==> flow/design.v <==
module booth(
  input wire clk,  
  input wire resetn,  
  input wire start,  
  input wire ack,  
  input wire signed [15:0] data_a,  
  input wire signed [15:0] data_b,  
  output reg busy,  
  output reg irq,  
  output reg signed [31:0] result,  
  input irq_enable  
);
reg signed [31:0] partial_res;
reg [2:0] window_count;
wire [1:0] state;  
reg start_prev_q;
assign state = {busy,irq};
wire signed [17:0] action_value;
wire [2:0] window;
wire start_prev_d, start_posedge;
assign start_prev_d = start;
always @(posedge clk) begin
  if (!resetn) start_prev_q <= 1'b0;
  else start_prev_q <= start_prev_d;
end
assign start_posedge = !start_prev_q && start;
wire signed [16:0] data_a_comp;  
wire signed [16:0] extended_data_a;
assign extended_data_a = {data_a[15],data_a[15:0]};
assign data_a_comp = ~extended_data_a + 1'b1;
wire [17:0] two_data_a, two_data_a_comp;
assign two_data_a = {extended_data_a[16:0], 1'b0};  
assign two_data_a_comp = ~two_data_a + 1'b1;
assign window = (window_count == 0) ? {data_b[1:0],1'b0} : data_b[(window_count << 1) + 1 -:3];
assign action_value = (window == 3'b001 || window == 3'b010) ? {extended_data_a[16],extended_data_a} :
                      (window == 3'b011) ? two_data_a :
                      (window == 3'b100) ? two_data_a_comp :
                      (window == 3'b101 || window == 3'b110) ? {data_a_comp[16],data_a_comp} :
                      17'b0;
wire signed [31:0] partial_sum;
assign partial_sum = partial_res + {action_value,14'b0};
always @(posedge clk) begin
  if (!resetn) begin
    partial_res <= 32'b0;
    window_count <= 3'b0;
    busy <= 1'b0;
    irq <= 1'b0;
  end else begin
    case (state)
      2'b00: begin  
        partial_res <= 32'b0;
        if (start_posedge) busy <= 1'b1;
      end
      2'b10: begin  
        if (window_count < 7) begin
          partial_res <= {partial_sum[31],partial_sum[31],partial_sum[31:2]};  
          window_count <= window_count + 1'b1;
        end else begin  
          window_count <= 3'b0;
          partial_res <= partial_sum;
          if (irq_enable) irq <= 1'b1;
          else busy <= 1'b0;
        end
      end
      2'b11: begin  
        if (ack) begin  
          irq <= 1'b0;
          busy <= 1'b0;
        end 
      end
    endcase
  end
end
assign result = partial_res;
endmodule
# Step by step through the tools: booth
# Tool output for the design above, in the order of the flow.
# Line numbers count from 1 in the design file above.
# Operators: Yosys type, input widths -> output width; for muxes data width and select width s.
design:
  top_module: "booth"
  clock: "clk"
  cell_library: "sky130hd"
  corner: "tt_025C_1v80"

# Word level
# Counts by Yosys on the flattened word-level netlist (proc, flatten, opt, wreduce; memories kept). Register bits leave out memories and registers merged into their read ports (data or address). Print and check cells are left out. Cells with the same type and inputs are merged into one.
op_classes:
  reduce_and_logical: 11
  shifts: 1
  addsub: 7
  cmp: 1
  muxes: 16
  bitwise: 2
  n_eq: 13
ops:
  columns: ["op", "n"]
  rows:
  - ["$mux 18", 4]
  - ["$pmux 32 s2", 1]
  - ["$add 32x32->32", 1]
  - ["$mux 31", 1]
  - ["$add 18x1->18 const B", 1]
  - ["$not 18->18", 1]
  - ["$add 17x1->17 const B", 1]
  - ["$not 17->17", 1]
  - ["$shiftx 16x7->3", 1]
  - ["$ne 2x2->1 const B", 5]
  - ["$eq 3x3->1 const B", 3]
  - ["$sub 6x2->7 const B", 1]
  - ["$eq 3x2->1 const B", 2]
  - ["$add 5x1->6 const B", 1]
  - ["$mux 3", 2]
  - ["$mux 1", 6]
  - ["$add 4x1->5 const B", 1]
  - ["$reduce_and 5->1", 1]
  - ["$eq 2x2->1 const B", 2]
  - ["$reduce_bool 2->1", 2]
  - ["$reduce_and 4->1", 1]
  - ["$add 3x1->3 const B", 1]
  - ["$eq 3x1->1 const B", 1]
  - ["$lt 3x3->1 const B", 1]
  - ["$logic_not 3->1", 1]
  - ["$reduce_bool 3->1", 1]
  - ["$pmux 1 s3", 1]
  - ["$logic_or 1x1->1", 2]
# Not listed: further kinds 4, cells in them 4.
bits:
  elab_cells: 56
  inputBits: 37
  out_inout_bits: 34
  regBits: 38

# Longest topological paths
# Longest topological path by Yosys (ltp), each cell counted once; first at word level (registers and memories cut), then after technology mapping (sequential cells cut; the memories' decode and read muxes count).
logic_depth:
  depth_word: 14
  ABC_AREA: 0
  ltp_mapped: 23
  depth_no_buf: 21

# Netlist
# Yosys stat after the flow's synthesis: flattened, memories mapped to cells. It holds for the ABC_AREA given above (unset counts as 0); a run with the other value may have another netlist.
# Totals and module areas in this step are rounded.
by_type:
  columns: ["cell_type", "n", "type_area_um2"]
  rows:
  - ["sky130_fd_sc_hd__dfxtp_1", 38, 760.73]
  - ["sky130_fd_sc_hd__ha_1", 22, 275.264]
  - ["sky130_fd_sc_hd__xnor2_1", 23, 201.443]
  - ["sky130_fd_sc_hd__nand2_1", 48, 180.173]
  - ["sky130_fd_sc_hd__a21oi_1", 35, 175.168]
  - ["sky130_fd_sc_hd__nor2b_1", 26, 162.656]
  - ["sky130_fd_sc_hd__o21ai_0", 31, 155.149]
  - ["sky130_fd_sc_hd__a22oi_1", 17, 127.622]
  - ["sky130_fd_sc_hd__mux2i_1", 11, 110.106]
  - ["sky130_fd_sc_hd__nor2_1", 27, 101.347]
  - ["sky130_fd_sc_hd__nand3_1", 15, 75.072]
  - ["sky130_fd_sc_hd__nor3_1", 15, 75.072]
  - ["sky130_fd_sc_hd__a221oi_1", 7, 61.309]
  - ["sky130_fd_sc_hd__xor2_1", 7, 61.309]
  - ["sky130_fd_sc_hd__clkbuf_1", 16, 60.058]
  - ["sky130_fd_sc_hd__o221ai_1", 6, 52.55]
  - ["sky130_fd_sc_hd__and2_1", 8, 50.048]
  - ["sky130_fd_sc_hd__o22ai_1", 8, 50.048]
# Not listed: further types 56, cells in them 107.
synth_totals:
  ff_cells: 38
  cell_count: 467
  area_um2: 3660
  seq_area_um2: 761
  buffers: 26

# Path before layout
# Source: OpenSTA report_checks on the synthesized netlist (no wires, ideal clock, input and output delay 20% of the period each), path of least setup slack; recovery checks are left aside. Register names are those of the netlist, which keeps one name where synthesis merged equal registers.
synth_timing:
  kind: "input -> register"
  startpoint: "input data_b[9]"
  endpoint: "register partial_res[30]"
  input_delay_ps: 1828
  path_buffers: 1
  tclk_ps: 9140
  setup_ps: 122
  path_delay_ps: 3806
  required_ps: 9018
  t_arrival_ps: 5512
  t_first_pin_ps: 1828
  stages: 18
  setup_slack_ps: 3506
  period_less_setup_slack_ps: 5634
# "path_delay_ps" = arrival - input delay + setup time.
# "stages" counts driving pins, that of a launching flip-flop among them; a cell with two outputs on the path counts twice.
# "period_less_setup_slack_ps" = period - worst setup slack (recovery checks aside). The figure is calculated, with input and output delays left at 20% of the set period.
# The rows between start and end are the longest chain of elaborated cells between them; the timing report does not say that the signal goes this way. Where chains are equally long, one stands for them.
# A line is the first line of the expression or statement that the cell stems from. Yosys adds cells for indexed reads and writes and turns some case tables into memories.
# A register here has more assigning lines than the two given.
synth_via:
  cell_sequence: "sky130_fd_sc_hd__mux4_2 > sky130_fd_sc_hd__nor2b_1 > sky130_fd_sc_hd__a31oi_1 > sky130_fd_sc_hd__nand2b_1 > sky130_fd_sc_hd__buf_2 > sky130_fd_sc_hd__nor2_1 > sky130_fd_sc_hd__nand2_1 > sky130_fd_sc_hd__o21ai_0 > sky130_fd_sc_hd__o2bb2ai_1 > sky130_fd_sc_hd__ha_1 > sky130_fd_sc_hd__a211oi_1 > sky130_fd_sc_hd__o211ai_1 > sky130_fd_sc_hd__a311oi_1 > sky130_fd_sc_hd__a21oi_1 > sky130_fd_sc_hd__a31o_2 > sky130_fd_sc_hd__xor3_2 > sky130_fd_sc_hd__nor3_1 > sky130_fd_sc_hd__a221o_1"
  elab_chain_len: 11
  cone_cells: 17
  cone_lines: 8
  cone_classes: "add/sub (1); eq/ne (6); shift (1); mux (7); reduce/logical (2)"
synth_lines:
  columns: ["item", "line", "text"]
  rows:
  - ["from (decl)", 7, "input wire signed [15:0] data_b,"]
  - ["$shiftx 16x7->3", 34, "assign window = (window_count == 0) ? {data_b[1:0],1'b0} : data_b[(window_count << 1) + 1 -:3];"]
  - ["$mux 3", 34, null]
  - ["$eq 3x3->1", 38, "(window == 3'b101 || window == 3'b110) ? {data_a_comp[16],data_a_comp} :"]
  - ["$logic_or 1x1->1", 38, null]
  - ["$mux 18", 38, null]
  - ["$mux 18", 37, "(window == 3'b100) ? two_data_a_comp :"]
  - ["$mux 18", 36, "(window == 3'b011) ? two_data_a :"]
  - ["$mux 18", 35, "assign action_value = (window == 3'b001 || window == 3'b010) ? {extended_data_a[16],extended_data_a} :"]
  - ["$add 32x32->32", 41, "assign partial_sum = partial_res + {action_value,14'b0};"]
  - ["$mux 31", 55, "if (window_count < 7) begin"]
  - ["$pmux 32 s2", 49, "case (state)"]
  - ["to (assign)", 56, "partial_res <= {partial_sum[31],partial_sum[31],partial_sum[31:2]};"]
  - ["to (assign)", 60, "partial_res <= partial_sum;"]
  - ["to (decl)", 13, "reg signed [31:0] partial_res;"]

# Timing after layout
# From the final timing report of stored run 1: the path of least setup slack in the routed layout; clock arrival at registers is part of the times.
# The report prints the path's times to 10 ps; the period is as set.
layout_timing:
  kind: "input -> register"
  startpoint: "input data_b[9]"
  endpoint: "register partial_res[30]"
  t_arrival_ps: 6410
  setup_slack_ps: 1260
  required_ps: 7680
  t_first_pin_ps: 1500
  stages: 18
  input_delay_ps: 1500
  path_buffers: 1
  tclk_ps: 7480
  setup_ps: 100
# The rows between start and end are the longest chain of elaborated cells between them; the timing report does not say that the signal goes this way. Where chains are equally long, one stands for them.
# A register here has more assigning lines than the two given.
layout_via:
  cell_sequence: "sky130_fd_sc_hd__clkdlybuf4s50_1 > sky130_fd_sc_hd__mux4_2 > sky130_fd_sc_hd__nor2b_1 > sky130_fd_sc_hd__a31oi_1 > sky130_fd_sc_hd__nand2b_1 > sky130_fd_sc_hd__nor2_1 > sky130_fd_sc_hd__nand2_1 > sky130_fd_sc_hd__o21ai_0 > sky130_fd_sc_hd__o2bb2ai_1 > sky130_fd_sc_hd__ha_1 > sky130_fd_sc_hd__a211oi_1 > sky130_fd_sc_hd__o211ai_1 > sky130_fd_sc_hd__a311oi_1 > sky130_fd_sc_hd__a21oi_1 > sky130_fd_sc_hd__a31o_2 > sky130_fd_sc_hd__xor3_2 > sky130_fd_sc_hd__nor3_1 > sky130_fd_sc_hd__a221o_1"
  elab_chain_len: 11
  cone_cells: 17
  cone_lines: 8
  cone_classes: "add/sub (1); eq/ne (6); shift (1); mux (7); reduce/logical (2)"
layout_lines:
  columns: ["item", "line", "text"]
  rows:
  - ["from (decl)", 7, "input wire signed [15:0] data_b,"]
  - ["$shiftx 16x7->3", 34, "assign window = (window_count == 0) ? {data_b[1:0],1'b0} : data_b[(window_count << 1) + 1 -:3];"]
  - ["$mux 3", 34, null]
  - ["$eq 3x3->1", 38, "(window == 3'b101 || window == 3'b110) ? {data_a_comp[16],data_a_comp} :"]
  - ["$logic_or 1x1->1", 38, null]
  - ["$mux 18", 38, null]
  - ["$mux 18", 37, "(window == 3'b100) ? two_data_a_comp :"]
  - ["$mux 18", 36, "(window == 3'b011) ? two_data_a :"]
  - ["$mux 18", 35, "assign action_value = (window == 3'b001 || window == 3'b010) ? {extended_data_a[16],extended_data_a} :"]
  - ["$add 32x32->32", 41, "assign partial_sum = partial_res + {action_value,14'b0};"]
  - ["$mux 31", 55, "if (window_count < 7) begin"]
  - ["$pmux 32 s2", 49, "case (state)"]
  - ["to (assign)", 56, "partial_res <= {partial_sum[31],partial_sum[31],partial_sum[31:2]};"]
  - ["to (assign)", 60, "partial_res <= partial_sum;"]
  - ["to (decl)", 13, "reg signed [31:0] partial_res;"]

# Measured results for booth: 2 stored runs of the Yosys and OpenROAD flow on sky130hd. The settings differ; the order carries no meaning. The constraints put input and output delay at 20% of the set period each and load the outputs with 0.01 pF.
# By "period_reached_ps" is meant the clock period of the run minus its worst setup slack. This is arithmetic on one report: input and output delays are still those of the set period (20% each).
# Measured values are rounded.
runs:
  - name: "stored run 1"
    settings:
      period_ns: 7.48
      CORE_UTILIZATION: 46
      PLACE_DENSITY: 0.85
      HOLD_SLACK_MARGIN: 0.2
      ABC_AREA: 0
      CTS_CLUSTER_DIAMETER: 308
      CAP_MARGIN: 35
      SLEW_MARGIN: 0
      MIN_ROUTING_LAYER: "met1"
      MAX_ROUTING_LAYER: "met4"
      CORE_MARGIN: 2
    results:
      total_die_area_um2: 8690
      hold_ws_ps: 509
      finish.utilization_frac: 0.581
      setup_tns_ps: 0
      period_reached_ps: 6218
      post_synth_area_um2: 3660
      setup_worst_slack_ps: 1260
  - name: "stored run 2"
    settings:
      period_ns: 3.32
      CAP_MARGIN: 20
      CORE_MARGIN: 2
      CORE_UTILIZATION: 40
      SLEW_MARGIN: 20
    results:
      finish.utilization_frac: 0.693
      post_synth_area_um2: 3660
      period_reached_ps: 4486
      setup_tns_ps: -15000
      setup_worst_slack_ps: -1170
      total_die_area_um2: 9940
      hold_ws_ps: 507
